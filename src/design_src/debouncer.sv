==> flow/design.v <==
module debouncer
#(
    parameter integer DEBOUNCE_WAIT = 2_500_000  
)
(
    input  logic clk,
    input  logic rst_n,
    input  logic btn,            
    output logic btn_pls_out      
);
localparam int BIT_SIZE = $clog2(DEBOUNCE_WAIT + 1);
logic btn_r;
logic btn_f;
logic [BIT_SIZE-1:0] counter;
logic is_running;
logic btn_debounced;
edge_detect btn_in_edge (
    .clk(clk),
    .rst_n(rst_n),
    .sig(btn),
    .r_edge(btn_r),     
    .f_edge(btn_f)      
);
edge_detect dbounce_out_edge (
    .clk(clk),
    .rst_n(rst_n),
    .sig(btn_debounced),
    .r_edge(btn_pls_out),     
    .f_edge( )
);
always_ff @(posedge clk, negedge rst_n)
    if (~rst_n) begin
        counter <= 'd0;
        btn_debounced <= 'b0;
        is_running <= 'b0;
    end else begin
        if(btn_r == 'b1) begin
            counter <= 'd0;
            is_running <= 'b1;
        end else if (btn_f == 'b1) begin
            counter <= 'd0;
            is_running <= 'b0;
        end else begin
            if(is_running) begin
                if(counter < DEBOUNCE_WAIT) begin
                    counter <= counter + 1;
                    btn_debounced <= 'b0;
                end else begin
                    btn_debounced <= 'b1;
                    is_running <= 'b0;
                end
            end
        end
    end
endmodule
`timescale 1ns / 1ps
module edge_detect
(
    input  logic clk,
    input  logic rst_n,
    input  logic sig,
    output logic r_edge,
    output logic f_edge
);
logic delay_reg0;
always_ff @(posedge clk, negedge rst_n)
    if (~rst_n) begin
        delay_reg0 <= 1'b0;
        r_edge     <= 1'b0;
        f_edge     <= 1'b0;
    end else begin
        delay_reg0 <= sig;
        r_edge     <= ~delay_reg0 & sig;
        f_edge     <= delay_reg0 & ~sig;
    end
endmodule
==> Tool chain data of debouncer <==
Tool output for the design above, in the order of the flow.
Line numbers count from 1 in the design file above.
Operators: Yosys type, input widths -> output width; for muxes data width and select width s.
Library cell names are shortened.
{ "inputs": {"top_module": "debouncer", "clk_port": "clk", "lib": "sky130hd", "pvt_corner": "tt_025C_1v80"} }

==> Word-level counts <==
Counts by Yosys on the flattened word-level netlist (proc, flatten, opt, wreduce; memories kept). Register bits leave out memories and registers merged into their read ports (data or address). Print and check cells are left out. Cells with the same type and inputs are merged into one.
{ "word_totals": {"wordCells": 31, "reg_bits": 29} }
{ "classes": {"n_reduce_logical": 4, "n_logic": 8, "mux": 9, "n_addsub": 1, "n_cmp": 1} }
{ "ops": {"columns": ["cell", "count"], "rows": [
  ["$mux 22", 4],
  ["$add 22x1->22 const B", 1],
  ["$lt 22x22->1 const B", 1],
  ["$reduce_bool 3->1", 2],
  ["$not 1->1", 5],
  ["$mux 1", 5],
  ["$and 1x1->1", 3],
  ["$reduce_and 3->1", 1],
  ["$reduce_and 2->1", 1]
]} }

==> Longest topological paths <==
Longest topological path by Yosys (ltp), each cell counted once; first at word level (registers and memories cut), then after technology mapping (sequential cells cut; the memories' decode and read muxes count).
{ "depth": {"ltp_word": 5, "ABC_AREA": 0, "depth_mapped": 7} }

==> After synthesis <==
The flow's flattened synthesis, as Yosys stat reports it; memories are mapped. The netlist is that of the ABC_AREA named above (0 if unset); the other value can give another one.
The area totals of this step are shown rounded.
{ "synth_totals": {"ff_cells": 29, "seqArea_um2": 730, "stdcells": 155, "mapped_area_um2": 1600} }
{ "by_type": {"columns": ["cell", "count", "area_total_um2"], "rows": [
  ["dfrtp_1", 29, 725.696],
  ["or4_1", 11, 82.579],
  ["a21oi_1", 16, 80.077],
  ["o31ai_1", 8, 60.058],
  ["nand3_1", 11, 55.053],
  ["nand2_1", 12, 45.043],
  ["o21ai_0", 6, 30.029],
  ["a41oi_4", 1, 27.526],
  ["and3_1", 4, 25.024],
  ["or3_1", 4, 25.024],
  ["nor2_1", 6, 22.522],
  ["o211ai_1", 3, 22.522],
  ["o21a_1", 3, 22.522],
  ["nand4_4", 1, 21.27],
  ["nor4_4", 1, 21.27],
  ["nor2b_1", 3, 18.768],
  ["nor4_1", 3, 18.768],
  ["o31a_1", 2, 17.517]
]} }
Not listed: further types 24, cells in them 31.
By module: a second synthesis without flattening, with its own total; a netlist apart from the flattened one above.
{ "unflattened": {"hier_cells": 168, "area_unflattened_um2": 1600} }
Rows give one instance, submodules left out.
{ "by_module": {"columns": ["mod", "area_um2", "cells", "n_inst", "seq_area_um2"], "rows": [
  ["debouncer", 1400, 158, 1, 600],
  ["edge_detect", 90, 5, 2, 75]
]} }

==> Path before layout <==
Source: OpenSTA report_checks on the synthesized netlist (no wires, ideal clock, input and output delay 20% of the period each), path of least setup slack; recovery checks are left aside. Register names are those of the netlist, which keeps one name where synthesis merged equal registers.
{ "synth_timing": {"path_kind": "register -> register", "from": "register counter[9]", "to": "register counter[17]", "n_path_buf": 1, "driving_pins": 7, "path_slack_ps": 1758, "setup_ps": 78, "t_first_pin_ps": 0, "t_arrival_ps": 1734, "path_delay_ps": 1812, "tclk_ps": 3570, "required_time_ps": 3492, "synth_period_reached_ps": 1812} }
"path_delay_ps" is the arrival time less input delay plus setup time.
"driving_pins": output pins that drive a net of the path, with the launching flip-flop's if there is one; two outputs of one cell count as two.
"synth_period_reached_ps" = period - worst setup slack (recovery checks aside). The figure is calculated, with input and output delays left at 20% of the set period.
The rows between start and end are the longest chain of elaborated cells between them; the timing report does not say that the signal goes this way. Where chains are equally long, one stands for them.
A line is the first line of the expression or statement that the cell stems from. Yosys adds cells for indexed reads and writes and turns some case tables into memories.
A register here has more assigning lines than the two given.
{ "synth_between": {"path_cell_list": "dfrtp_1 > a211o_1 > nand2_1 > a41oi_4 > buf_6 > or4_1 > a21oi_1", "elab_chain_len": 5, "cone_cells": 8, "classes_between": "add/sub (1); compare (1); mux (4); reduce/logical (2)"} }
{ "synth_lines": {"columns": ["element", "line_no", "text"], "rows": [
  ["from (decl)", 14, "logic [BIT_SIZE-1:0] counter;"],
  ["from (assign)", 33, "counter <= 'd0;"],
  ["from (assign)", 46, "counter <= counter + 1;"],
  ["$add 22x1->22", 46, null],
  ["$mux 22", 45, "if(counter < DEBOUNCE_WAIT) begin"],
  ["$mux 22", 44, "if(is_running) begin"],
  ["$mux 22", 40, "end else if (btn_f == 'b1) begin"],
  ["$mux 22", 37, "if(btn_r == 'b1) begin"],
  ["to (assign)", 38, "counter <= 'd0;"],
  ["to (assign)", 46, null],
  ["to (decl)", 14, null]
]} }

==> Path in the finished layout <==
From the final timing report of job 1: the path of least setup slack in the routed layout; clock arrival at registers is part of the times.
The path's times are printed in steps of 10 ps; the period is the one set.
{ "layout_timing": {"path_kind": "register -> register", "from": "register counter[9]", "to": "register counter[18]", "path_slack_ps": 580, "t_arrival_ps": 2410, "required_time_ps": 3000, "n_path_buf": 0, "t_first_pin_ps": 320, "driving_pins": 6, "setup_ps": 80, "tclk_ps": 2770} }
The rows between start and end are the longest chain of elaborated cells between them; the timing report does not say that the signal goes this way. Where chains are equally long, one stands for them.
A register here has more assigning lines than the two given.
{ "layout_between": {"path_cell_list": "dfrtp_1 > a211o_1 > nand2_1 > a41oi_4 > or4_1 > a21oi_1", "elab_chain_len": 5, "cone_cells": 8, "classes_between": "add/sub (1); compare (1); mux (4); reduce/logical (2)"} }
{ "layout_lines": {"columns": ["element", "line_no", "text"], "rows": [
  ["from (decl)", 14, "logic [BIT_SIZE-1:0] counter;"],
  ["from (assign)", 33, "counter <= 'd0;"],
  ["from (assign)", 46, "counter <= counter + 1;"],
  ["$add 22x1->22", 46, null],
  ["$mux 22", 45, "if(counter < DEBOUNCE_WAIT) begin"],
  ["$mux 22", 44, "if(is_running) begin"],
  ["$mux 22", 40, "end else if (btn_f == 'b1) begin"],
  ["$mux 22", 37, "if(btn_r == 'b1) begin"],
  ["to (assign)", 38, "counter <= 'd0;"],
  ["to (assign)", 46, null],
  ["to (decl)", 14, null]
]} }

FLOW RESULTS
============

Measured data: module debouncer, platform sky130hd, 2 stored runs of the flow under differing settings, order arbitrary. Input and output delays are each 20% of the period that was set; the output load is 0.01 pF.
"period_less_ws_ps": clock period set for the run, less the worst setup slack. It is reckoned from that one timing run; input and output delays stay at 20% of the period that was set.
By "worst_path_allowed_less_slack_ps" is meant the share of the clock period that the worst setup path is allowed (20% is reserved at inputs, 20% at outputs), minus its slack. Clock arrival times at its registers enter into it.
"fin_power_w" rests on the timing tool's default activity at the inputs, not on a simulated workload.
"worst_path_allowed_less_slack_ps" is known to 10 ps.
The results are shown rounded.
[
  {
    "run": "job 1",
    "settings": { "period_ns": 2.77, "CORE_UTILIZATION": 59, "SETUP_SLACK_MARGIN": 0.47, "PLACE_DENSITY_LB_ADDON": 0.23, "CORE_MARGIN": 8, "ABC_AREA": 0, "GPL_ROUTABILITY_DRIVEN": 1, "CTS_CLUSTER_SIZE": 69, "CAP_MARGIN": 20, "SLEW_MARGIN": 20 },
    "results": { "synth_chip_area_um2": 1600, "final_die_area_um2": 4500, "layout_stdcell_area_um2": 1700, "finalUtil_pct": 68, "timing.setup.ws_ps": 580, "setup_tns_ps": 0, "fin_hold_ws_ps": 410, "fin_power_w": 0.0008, "period_less_ws_ps": 2188, "worst_path_allowed_less_slack_ps": 2190, "worst_path_kind": "register -> register" }
  },
  {
    "run": "job 2",
    "settings": { "period_ns": 2.24, "CORE_UTILIZATION": 16, "SETUP_SLACK_MARGIN": 0.17, "PLACE_DENSITY": 0.5, "CELL_PAD_IN_SITES_GLOBAL_PLACEMENT": 1, "TNS_END_PERCENT": 95, "ABC_AREA": 0, "GPL_TIMING_DRIVEN": 1, "SLEW_MARGIN": 10, "MAX_ROUTING_LAYER": "met4", "CAP_MARGIN": 20, "CORE_MARGIN": 2 },
    "results": { "synth_chip_area_um2": 1600, "final_die_area_um2": 11000, "layout_stdcell_area_um2": 1800, "finalUtil_pct": 20, "timing.setup.ws_ps": 270, "setup_tns_ps": 0, "fin_hold_ws_ps": 400, "fin_power_w": 0.0011, "period_less_ws_ps": 1968, "worst_path_allowed_less_slack_ps": 1970, "worst_path_kind": "register -> register" }
  }
]
